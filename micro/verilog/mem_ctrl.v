==> flow/design.v <==
module mem_ctrl(
  input clock,
  input reset,
  input        sdram_valid, 
  input [3:0]  sdram_data_i,
  input        flash_valid,
  input [7:0]  flash_data_i,
  output       sdram_ready,
  output       flash_ready,
  output       out_valid,
  output [7:0] out_data,
  output [2:0] coverage,
  output bug
);
  reg[1:0] state_sdram;  
  reg      state_flash;  
  reg[7:0] data_sdram;
  reg[7:0] data_flash;
  assign sdram_ready = (state_sdram != 2);
  assign flash_ready = (state_flash != 1);
  assign out_valid = (state_sdram == 2) ||
                      (state_flash == 1);
  assign out_data = (state_sdram == 2) ?
                      data_sdram : data_flash;
  always @(posedge clock) begin
    if (state_sdram == 0) begin
      if (sdram_valid) begin
        state_sdram <= 1;
        data_sdram <= {4'b0000, sdram_data_i};
      end
    end else if (state_sdram == 1) begin
      if (sdram_valid) begin
        state_sdram <= 2;
        data_sdram <= {sdram_data_i, 4'b0000} | data_sdram;
      end
    end else if (state_sdram == 2) begin
      state_sdram <= 1;
    end
    if (state_flash == 0) begin
      if (flash_valid) begin
        state_flash <= 1;
        data_flash <= flash_data_i;
      end
    end else if (state_flash == 1) begin
      state_flash <= 0;
    end
  end
endmodule
==> Reports on mem_ctrl <==
The steps from the RTL of mem_ctrl to its reports follow in flow order.
Lines are those of the file above, counted from 1.
Operators: Yosys type, input widths -> output width; for muxes data width and select width s.
Cell names lack the library's common part.
{ "setup": {"top_module": "mem_ctrl", "clock_port": "clock", "lib": "sky130hd", "lib_corner": "tt_025C_1v80"} }

==> Word-level counts <==
Source: Yosys, flattened and elaborated, memories not mapped. Widths are those after wreduce. Registers that Yosys merges into a memory's read port (data or address) are not register bits. Print and check cells do not count. Equal cells are merged and count once.
{ "bits": {"ff_bits": 19, "in_bits": 16, "output_inout_bits": 15} }
{ "op_classes": {"eq_ne": 5, "mux": 11, "bitwise": 2, "reduce_and_logical": 7} }
{ "ops": {"columns": ["cell", "count"], "rows": [
  ["$mux 8", 5],
  ["$mux 2", 5],
  ["$or 8x8->8", 1],
  ["$ne 2x2->1 const B", 3],
  ["$reduce_and 3->1", 2],
  ["$reduce_bool 3->1", 1],
  ["$eq 2x1->1 const B", 1],
  ["$eq 2x2->1 const B", 1],
  ["$logic_not 2->1", 1],
  ["$reduce_and 2->1", 1],
  ["$reduce_bool 2->1", 1],
  ["$logic_or 1x1->1", 1],
  ["$not 1->1", 1],
  ["$mux 1", 1]
]} }

==> Longest topological paths <==
Yosys ltp: most cells in a row. Word level: on the elaborated netlist, between registers, memories and ports. Mapped: between sequential cells and ports; inverters and the memories' decode and read muxes count.
{ "logic_depth": {"depth_word": 4, "ABC_AREA": 0, "mapped_depth": 2, "depth_no_buf": 1} }

==> Synthesis result <==
Source: synth_stat.txt of the flow (Yosys; design flattened, memories mapped). It holds for the ABC_AREA given above (unset counts as 0); a run with the other value may have another netlist.
Totals and module areas in this step are rounded.
{ "mapped": {"cells": 39, "synth_area_mm2": 0.000616, "sequential_area_mm2": 0.00042, "flip_flops": 15} }
{ "types": {"columns": ["cell", "count", "type_area_um2"], "rows": [
  ["edfxtp_1", 12, 360.346],
  ["dfxtp_1", 3, 60.058],
  ["mux2_4", 4, 60.058],
  ["and2b_1", 4, 30.029],
  ["buf_4", 4, 30.029],
  ["or2_2", 4, 25.024],
  ["nor2b_1", 2, 12.512],
  ["buf_6", 1, 11.261],
  ["and2_1", 1, 6.256],
  ["nand2b_1", 1, 6.256],
  ["or2_1", 1, 6.256],
  ["conb_1", 1, 3.754],
  ["inv_1", 1, 3.754]
]} }

==> Worst setup path after synthesis <==
OpenSTA on the mapped netlist: ideal clock, no wires. The path of least setup slack (recovery checks aside). Input and output delay are each 20% of the period. Register names are those of the netlist, which keeps one name where synthesis merged equal registers.
{ "synth_path": {"kind": "flip-flop to flip-flop", "from": "register state_flash", "to": "register data_flash[0]", "period_ps": 1330, "t_first_pin_ps": 0, "t_arrival_ps": 715, "required_time_ps": 957, "setup_slack_ps": 242, "path_delay_ps": 1088, "driving_pins": 2, "n_path_buf": 0, "synth_period_reached_ps": 1088} }
"path_delay_ps" is the arrival time less input delay plus setup time.
"driving_pins": output pins that drive a net of the path, with the launching flip-flop's if there is one; two outputs of one cell count as two.
"synth_period_reached_ps" is the clock period less the worst setup slack; recovery checks do not enter. This is arithmetic on one report: input and output delays are still those of the set period (20% each).
Between the ends stands the longest chain of elaborated cells between them, by number of cells; it is not shown to be the way that was timed. Of several equally long chains one is given.
Each line given opens the expression or statement behind the cell; cells for indexed reads and writes are added by Yosys, which also makes memories of some case tables.
{ "synth_via": {"path_cell_list": "dfxtp_1 nor2b_1", "elab_chain_cells": 2, "cells_between": 2} }
{ "synth_lines": {"columns": ["element", "line", "rtl"], "rows": [
  ["from (decl)", 16, "reg      state_flash;"],
  ["from (assign)", 41, "state_flash <= 1;"],
  ["from (assign)", 45, "state_flash <= 0;"],
  ["$not 1->1", null, null],
  ["$reduce_and 2->1", null, null],
  ["to (assign)", 42, "data_flash <= flash_data_i;"],
  ["to (decl)", 18, "reg[7:0] data_flash;"]
]} }

==> Worst path after layout <==
From the final timing report of run A: the path of least setup slack in the routed layout; clock arrival at registers is part of the times.
The path's times are printed in steps of 10 ps; the period is the one set.
{ "layout_path": {"kind": "flip-flop to output port", "from": "register state_sdram", "to": "output port out_data[4]", "period_ps": 844, "t_first_pin_ps": 270, "t_arrival_ps": 1170, "required_time_ps": 680, "setup_slack_ps": -500, "driving_pins": 4, "n_path_buf": 2} }
An end named without its bit number is one bit of that signal or, where synthesis recoded a state register, one of its new flip-flops.
A register here has more assigning lines than the two given.
{ "layout_via": {"path_cell_list": "dfxtp_4 buf_12 mux2_4 buf_6"} }
{ "layout_lines": {"columns": ["element", "line", "rtl"], "rows": [
  ["from (decl)", 15, "reg[1:0] state_sdram;"],
  ["from (assign)", 28, "state_sdram <= 1;"],
  ["from (assign)", 33, "state_sdram <= 2;"],
  ["to (decl)", 11, "output [7:0] out_data,"]
]} }
Chain of elaborated cells between the ends: none given.

Memo
Re: implementation data of mem_ctrl

Settings and measured results of 2 stored flow runs for module mem_ctrl (sky130hd), not sorted in any way. The constraints put input and output delay at 20% of the set period each and load the outputs with 0.01 pF.
"achieved clock period" means the clock period less the worst setup slack. The figure is calculated, with input and output delays left at 20% of the set period.
"critical path time" = time allowed to the worst setup path (clock period - input delay - output delay, where it has them) - its slack; a late launch clock adds to it, a late capture clock takes from it.
By "total power of the final layout" is meant OpenSTA's value without simulated activity: inputs other than the clock are taken to toggle once in ten clock periods, and the tool carries that through the logic.
"critical path time" is known to 10 ps.
Values from the reports are rounded here.

==> run A: settings <==
{ "period_ns": 0.844, "CORE_UTILIZATION": 19, "PLACE_DENSITY_LB_ADDON": 0.22, "CTS_CLUSTER_SIZE": 49, "SLEW_MARGIN": 40, "MAX_ROUTING_LAYER": "met4", "CAP_MARGIN": 20, "CORE_MARGIN": 2 }
==> run A: results <==
final design utilization: 32.5 %
netlist area reported by Yosys: 0.000616 mm2
worst hold slack in the final report: 410 ps
critical path time: 1170 ps
kind of the worst setup path: flip-flop to output port
achieved clock period: 1343 ps
sum of negative setup slack: -6020 ps
total power of the final layout: 1.54 mW
standard-cell area of the final layout: 0.001 mm2
die size: 0.00371 mm2
setup slack of the critical path: -499 ps

==> run B: settings <==
{ "period_ns": 1.26, "CORE_UTILIZATION": 57, "PLACE_DENSITY": 0.4, "CORE_ASPECT_RATIO": 0.66, "CORE_MARGIN": 7, "CELL_PAD_IN_SITES_GLOBAL_PLACEMENT": 0, "GPL_TIMING_DRIVEN": 1, "GPL_ROUTABILITY_DRIVEN": 1, "SLEW_MARGIN": 5, "MIN_ROUTING_LAYER": "met1", "CAP_MARGIN": 20 }
==> run B: results <==
did not finish, floorplanning stopped with PDN-0185
